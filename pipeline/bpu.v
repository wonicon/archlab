==> flow/design.v <==
`timescale 1ns / 1ps
module bpu(
    input clk,
    input reset,
    input bpu_w_en,                     
    input [(32 - 1)  : 0] current_pc,         
    input [(32 - 1)  : 0] tag_pc,             
    input [(32 - 1)  : 0] next_pc,            
    output reg [(32 - 1)  : 0] predicted_pc   
);
reg [(32 - 3)  : 0] bpu_pc [((2 ** 6) - 1)   : 0];  
reg bpu_valid [((2 ** 6) - 1)   : 0];             
reg bpu_predict [((2 ** 6) - 1)   : 0];           
integer i;
initial begin
    for (i = 0; i < (2 ** 6); i = i + 1) begin
        bpu_pc[i] = 0;
        bpu_valid[i] = 0;
        bpu_predict[i] = 0;
    end
end
wire [(32 - 3)  : 0] valid_current_pc = current_pc[(32 - 1)  : 2];
wire [(32 - 3)  : 0] valid_tag_pc = tag_pc[(32 - 1)  : 2];
wire [(6 - 1) : 0] predict_tag = valid_current_pc[(6 - 1) : 0];
always @(*) begin
   if (bpu_valid[predict_tag] == 1'b1) begin
       predicted_pc = { bpu_pc[predict_tag], 2'd0 };
   end
   else begin
       predicted_pc = { valid_current_pc + 1, 2'd0 };
   end
end
wire [(6 - 1) : 0] update_tag = tag_pc[(6 - 1) : 0];
wire update_predict = bpu_predict[update_tag];
always @(negedge clk or posedge reset) begin
    if (reset) begin
        for (i = 0; i < (2 ** 6); i = i + 1) begin
            bpu_pc[i] <= 0;
            bpu_valid[i] <= 0;
            bpu_predict[i] <= 0;
        end
    end
    else if (bpu_w_en) begin
        bpu_valid[update_tag] <= 1'b1;
        if (update_predict == 1'b0) begin
            bpu_pc[update_tag] <= next_pc[(32 - 1)  : 2];
        end
        bpu_predict[update_tag] <= ~update_predict;
    end
    else begin
        bpu_predict[update_tag] <= 1'b1 & bpu_valid[update_tag];
    end
end
endmodule
* Step by step through the tools: bpu *
What the tools print for bpu, step after step.
Lines are those of the file above, counted from 1.
Operators carry their Yosys type and port widths (W data, S select, Z words).
Library cell names are shortened.
Not given: -

design
  top module = bpu
  clock port = clk
  standard-cell library = sky130hd
  corner = tt_025C_1v80

* Word-level counts *
Source: Yosys, flattened and elaborated. Widths are those after wreduce. Registers that Yosys merges into a memory's read port (data or address) are not register bits. Print and check cells do not count. Equal cells are merged and count once.

bit counts
  flip-flop bits (word level) = 2048
  input bits = 99
  cells after elaboration = 647

operators by class
  $add $sub $neg = 1
  eq/ne operators = 126
  muxes and demuxes = 197
  bitwise gates (word level) = 1
  reduce/logical cells = 130

operators with widths
  cell                     number
  $pmux W30 S64            1
  $eq A6 B6 Y1 const B     64
  $reduce_and A3 Y1        64
  $eq A6 B5 Y1 const B     32
  $mux W1                  192
  $reduce_and A2 Y1        64
  $pmux W1 S64             2
  $eq A6 B4 Y1 const B     16
  $pmux W1 S63             1
  $eq A6 B3 Y1 const B     8
  $mux W32                 1
  $add A30 B1 Y30 const B  1
  $eq A6 B2 Y1 const B     4
  $eq A6 B1 Y1 const B     2
  $logic_not A6 Y1         2
  $not A1 Y1               1

* Depth *
Depth = most cells in a row (Yosys ltp): at word level without a register or memory, in the mapped netlist without a sequential cell, where the memories' decode and read muxes count.

depth
  depth after elaboration = 5
  ABC_AREA = 0
  mapped depth = 15
  mapped depth without buffers = 10

* Mapped cells and area *
The flow's flattened synthesis, as Yosys stat reports it; memories are mapped. The netlist is that of the ABC_AREA named above (0 if unset); the other value can give another one.
Totals and module areas in this step are rounded.

synthesis totals
  standard cells after synthesis = 7177
  synthesis area = 89040 µm²
  sequential area = 51250 µm²
  mapped flip-flops = 2048
  buffers = 807

cells by type
  cell type  number  area in all (µm²)
  dfrtn_1    2048    5.12E+04
  o2bb2ai_1  1352    1.18E+04
  a22oi_1    786     5.9E+03
  mux2_2     405     4.56E+03
  buf_2      326     1.63E+03
  clkbuf_1   409     1.54E+03
  mux2_4     90      1.35E+03
  nand2_1    337     1.26E+03
  mux2_1     85      957.168
  nand4_1    145     907.12
  a22o_1     79      691.914
  nor2_1     153     574.301
  a221oi_1   62      543.021
  o21ai_0    81      405.389
  nor3_1     77      385.37
  mux2i_1    36      360.346
  nand3_1    72      360.346
  and3_1     53      331.568

Other cell types: 63; their cells: 581.

Lab notebook: bpu

Settings and measured results of 2 stored flow runs for module bpu (sky130hd), not sorted in any way. The constraints put input and output delay at 20% of the set period each and load the outputs with 0.01 pF.
Values from the reports are rounded here.
Settings: -- = not set for that run.

item                                  job 1   job 2
period_ns                             11.4    6.33
CORE_UTILIZATION                      32      19
SETUP_SLACK_MARGIN                    0.46    0.06
PLACE_DENSITY_LB_ADDON                0.13    --
CORE_MARGIN                           10      2
CELL_PAD_IN_SITES_DETAIL_PLACEMENT    0       1
CTS_CLUSTER_DIAMETER                  161     284
MIN_ROUTING_LAYER                     met1    met1
MAX_ROUTING_LAYER                     met4    met5
CAP_MARGIN                            20      20
SLEW_MARGIN                           20      20
CORE_ASPECT_RATIO                     --      0.79
TNS_END_PERCENT                       --      15
ABC_AREA                              --      0
CTS_CLUSTER_SIZE                      --      76
netlist area reported by Yosys (µm²)  89040   89040
area inside the die boundary (µm²)    299800  474200
utilization after layout              0.396   0.271
worst setup slack after layout (ps)   -255    -2116
